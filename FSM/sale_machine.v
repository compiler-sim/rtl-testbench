==> flow/design.v <==
module sale_machine #(parameter CHARGE_WIDTH=2)(
       input clk,
       input rst_n,
       input ten,
	   input twenty,
	   input fifty,
	   output reg out,
	   output reg [CHARGE_WIDTH-1:0] charge
	   );
	  localparam FSM_WIDTH = 4;
	  localparam IDLE=4'b0000,
				 TEN=4'b0001,
				 TWENTY=4'b0010,
				 THIRTY=4'b0011,
				 FORTY=4'b0100,
				 FIFTY=4'b0101,
				 SIXTY=4'b0110,
				 SEVENTY=4'b0111,
				 EIGHTY=4'b1000,
				 NINETY=4'b1001,
				 HUNDRED=4'b1010;
	reg [FSM_WIDTH-1:0] state,next_state;
    always@(posedge clk or negedge rst_n)
          if(!rst_n)
             state<=IDLE;
          else 
             state<=next_state;		
    always@(*)begin
         case(state)
		     IDLE:  if(ten)
			           next_state=TEN;
					else if(twenty)
                       next_state=TWENTY;
                    else if(fifty)
                       next_state=FIFTY;
                    else
                       next_state=IDLE;
             TEN:   if(ten)
			           next_state=TWENTY;
					else if(twenty)
                       next_state=THIRTY;
                    else if(fifty)
                       next_state=SIXTY;
                    else
                       next_state=TEN;
			 TWENTY:if(ten)
			           next_state=THIRTY;
					else if(twenty)
                       next_state=FORTY;
                    else if(fifty)
                       next_state=SEVENTY;
                    else
                       next_state=TWENTY;		   
 			 THIRTY:if(ten)
			           next_state=FORTY;
					else if(twenty)
                       next_state=FIFTY;
                    else if(fifty)
                       next_state=EIGHTY;
                    else
                       next_state=THIRTY;                    			 
 			 FORTY:if(ten)
			           next_state=FIFTY;
					else if(twenty)
                       next_state=SIXTY;
                    else if(fifty)
                       next_state=NINETY;
                    else
                       next_state=FORTY; 		 
 			 FIFTY:if(ten)
			           next_state=SIXTY;
					else if(twenty)
                       next_state=SEVENTY;
                    else if(fifty)
                       next_state=HUNDRED;
                    else
                       next_state=FIFTY; 	
 			 SIXTY:if(ten)
			           next_state=SEVENTY;
					else if(twenty)
                       next_state=EIGHTY;
                    else
                       next_state=SIXTY; 
 			 SEVENTY:if(ten)
			           next_state=EIGHTY;
					else if(twenty)
                       next_state=NINETY;
                    else
                       next_state=SEVENTY;  
 			 EIGHTY:   next_state=IDLE;
			 NINETY:   next_state=IDLE;
			 HUNDRED:  next_state=IDLE;
			 default:  next_state=IDLE;			 
		 endcase		
	 end
	  always@(*)
	     if(state==HUNDRED)begin
		     out=1'b1;
			 charge=2'b11;
		 end
		 else if(state==NINETY)begin
		     out=1'b1;
			 charge=2'b01;
		 end
		 else if(state==EIGHTY)begin
		     out=1'b1;
			 charge=2'b00;
		 end
		 else begin
		     out=1'b0;
			 charge=2'b00;
		 end            
endmodule
From RTL to reports: sale_machine
The steps from the RTL of sale_machine to its reports follow in flow order.
Lines are those of the file above, counted from 1.
Operators carry their Yosys type and port widths (W data, S select, Z words).
Cell names lack the library's common part.
{"block": "setup", "design": "sale_machine", "clock": "clk", "library": "sky130hd", "lib_corner": "tt_025C_1v80"}

Word level
Counts by Yosys on the flattened word-level netlist (proc, flatten, opt, wreduce; memories kept). Register bits leave out memories and registers merged into their read ports (data or address); mux counts leave out enables and synchronous resets folded into registers. Print and check cells are left out. Cells with the same type and inputs are merged into one.
{"block": "bits", "regBits": 4, "inputBits": 5, "elab_cells": 40}
{"block": "op_classes", "eq_ne": 10, "muxes": 28, "reduce_logical": 1}
{"block": "ops", "op": "$mux W4", "n": 13}
{"block": "ops", "op": "$pmux W4 S8", "n": 1}
{"block": "ops", "op": "$mux W3", "n": 9}
{"block": "ops", "op": "$eq A4 B3 Y1 const B", "n": 4}
{"block": "ops", "op": "$eq A4 B4 Y1 const B", "n": 3}
{"block": "ops", "op": "$eq A4 B2 Y1 const B", "n": 2}
{"block": "ops", "op": "$eq A4 B1 Y1 const B", "n": 1}
{"block": "ops", "op": "$logic_not A4 Y1", "n": 1}
{"block": "ops", "op": "$mux W1", "n": 4}
{"block": "ops", "op": "$mux W2", "n": 1}

Depth
Depth = most cells in a row (Yosys ltp): at word level without a register or memory, in the mapped netlist without a sequential cell, where the memories' decode and read muxes count.
{"block": "depth", "depth_word": 4, "ABC_AREA": 0, "mapped_depth": 4}

After synthesis
Yosys stat after the flow's synthesis: flattened, memories mapped to cells. It holds for the ABC_AREA given above (unset counts as 0); a run with the other value may have another netlist.
{"block": "by_type", "cell": "dfrtp_1", "n": 10, "type_area_um2": 250.24}
{"block": "by_type", "cell": "nand2_1", "n": 9, "type_area_um2": 33.782}
{"block": "by_type", "cell": "dfstp_2", "n": 1, "type_area_um2": 26.275}
{"block": "by_type", "cell": "buf_6", "n": 2, "type_area_um2": 22.522}
{"block": "by_type", "cell": "a211oi_1", "n": 2, "type_area_um2": 15.014}
{"block": "by_type", "cell": "a21oi_1", "n": 3, "type_area_um2": 15.014}
{"block": "by_type", "cell": "a22oi_1", "n": 2, "type_area_um2": 15.014}
{"block": "by_type", "cell": "mux2_4", "n": 1, "type_area_um2": 15.014}
{"block": "by_type", "cell": "o21ai_0", "n": 3, "type_area_um2": 15.014}
{"block": "by_type", "cell": "o31ai_1", "n": 2, "type_area_um2": 15.014}
{"block": "by_type", "cell": "nor2b_1", "n": 2, "type_area_um2": 12.512}
{"block": "by_type", "cell": "or3_4", "n": 1, "type_area_um2": 11.261}
{"block": "by_type", "cell": "and3b_2", "n": 1, "type_area_um2": 10.01}
{"block": "by_type", "cell": "buf_2", "n": 2, "type_area_um2": 10.01}
{"block": "by_type", "cell": "mux2i_1", "n": 1, "type_area_um2": 10.01}
{"block": "by_type", "cell": "a221oi_1", "n": 1, "type_area_um2": 8.758}
{"block": "by_type", "cell": "nor4b_1", "n": 1, "type_area_um2": 8.758}
{"block": "by_type", "cell": "o41ai_1", "n": 1, "type_area_um2": 8.758}
Other cell types: 8; their cells: 8.
{"block": "mapped", "cell_count": 53, "area_um2": 548.0, "sequential_area_um2": 276.5, "ff_cells": 11, "n_buf": 5}

Timing after synthesis
Path of least setup slack by OpenSTA after synthesis, without wires, with an ideal clock, recovery checks aside; 20% of the period is set as input and as output delay. Where synthesis merged equal registers, the netlist keeps one of their names.
{"block": "synth_timing", "kind": "register -> register", "from": "register state", "to": "register state", "tclk_ns": 1.01, "setup_ns": 0.082, "t_first_pin_ns": 0.000, "arrival_time_ns": 0.957, "required_time_ns": 0.928, "setup_slack_ns": -0.029, "delay_ns": 1.039, "driving_pins": 3, "n_path_buf": 0, "synth_period_reached_ns": 1.039}
"delay_ns" is the arrival time less input delay plus setup time.
"driving_pins": output pins that drive a net of the path, with the launching flip-flop's if there is one; two outputs of one cell count as two.
"synth_period_reached_ns" is the clock period less the worst setup slack; recovery checks do not enter. This is arithmetic on one report: input and output delays are still those of the set period (20% each).
Where an end lacks its bit number, it is one bit of the signal, or one of the new flip-flops if synthesis recoded a state register.
{"block": "synth_via", "cell_sequence": "dfrtp_1 > or3_4 > or2_1"}
{"block": "synth_rtl", "item": "from (decl)", "line_no": 22, "rtl": "reg [FSM_WIDTH-1:0] state,next_state;"}
{"block": "synth_rtl", "item": "from (assign)", "line_no": 25, "rtl": "state<=IDLE;"}
{"block": "synth_rtl", "item": "from (assign)", "line_no": 27, "rtl": "state<=next_state;"}
{"block": "synth_rtl", "item": "to (assign)", "line_no": 25}
{"block": "synth_rtl", "item": "to (assign)", "line_no": 27}
{"block": "synth_rtl", "item": "to (decl)", "line_no": 22}
No chain of elaborated cells between the ends is given.
Some nets on the timed path still bear RTL names; the line given drives or declares the net.
{"block": "synth_named_nets", "signal": "out", "line_no": 97, "rtl": "if(state==HUNDRED)begin"}

Path in the finished layout
Path of least setup slack in the final report of record 1 (OpenROAD, finished layout, wires in). Where an end is a register, its clock arrival counts in the times.
{"block": "layout_timing", "kind": "register -> output", "from": "register state", "to": "output port out", "tclk_ns": 1.01, "t_first_pin_ns": 0.27, "arrival_time_ns": 1.16, "required_time_ns": 0.81, "setup_slack_ns": -0.35, "driving_pins": 3, "n_path_buf": 1}
Where an end lacks its bit number, it is one bit of the signal, or one of the new flip-flops if synthesis recoded a state register.
{"block": "layout_via", "cell_sequence": "dfrtp_1 > or3_4 > buf_6"}
{"block": "layout_rtl", "item": "from (decl)", "line_no": 22, "rtl": "reg [FSM_WIDTH-1:0] state,next_state;"}
{"block": "layout_rtl", "item": "from (assign)", "line_no": 25, "rtl": "state<=IDLE;"}
{"block": "layout_rtl", "item": "from (assign)", "line_no": 27, "rtl": "state<=next_state;"}
{"block": "layout_rtl", "item": "to (decl)", "line_no": 7, "rtl": "output reg out,"}
No chain of elaborated cells between the ends is given.

Hand-over note for sale_machine

sale_machine through Yosys and OpenROAD on sky130hd: 2 stored runs, unordered, with their settings and measured results. The constraints put input and output delay at 20% of the set period each and load the outputs with 0.01 pF.
"achieved_period_ns" = clock period - worst setup slack. The figure is calculated, with input and output delays left at 20% of the set period.
By "power_mw" is meant OpenSTA's value without simulated activity: inputs other than the clock are taken to toggle once in ten clock periods, and the tool carries that through the logic.

{"run": "record 1", "settings": { "period_ns": 1.01, "CORE_UTILIZATION": 30, "PLACE_DENSITY_LB_ADDON": 0.25, "CELL_PAD_IN_SITES_DETAIL_PLACEMENT": 2, "GPL_TIMING_DRIVEN": 1, "CTS_CLUSTER_SIZE": 34, "MIN_ROUTING_LAYER": "met2", "CAP_MARGIN": 20, "CORE_MARGIN": 2, "SLEW_MARGIN": 20 }, "results": { "final_cell_area_um2": 738.2, "ys_area_um2": 548.0, "timing.setup.tns_ns": -0.833, "total_die_area_um2": 2184.6, "achieved_period_ns": 1.357, "power_mw": 1.185, "fin_ws_ns": -0.347 }}
{"run": "record 2", "settings": { "period_ns": 1.61, "CORE_UTILIZATION": 20, "SETUP_SLACK_MARGIN": -0.01, "CORE_ASPECT_RATIO": 0.71, "CELL_PAD_IN_SITES_DETAIL_PLACEMENT": 2, "TNS_END_PERCENT": 35, "ABC_AREA": 1, "GPL_ROUTABILITY_DRIVEN": 1, "CTS_CLUSTER_SIZE": 44, "CAP_MARGIN": 40, "MAX_ROUTING_LAYER": "met5", "CORE_MARGIN": 2, "SLEW_MARGIN": 20 }, "results": { "final_cell_area_um2": 739.5, "ys_area_um2": 583.1, "timing.setup.tns_ns": 0.000, "total_die_area_um2": 3369.6, "achieved_period_ns": 1.482, "power_mw": 0.8051, "fin_ws_ns": 0.128 }}

End of note.
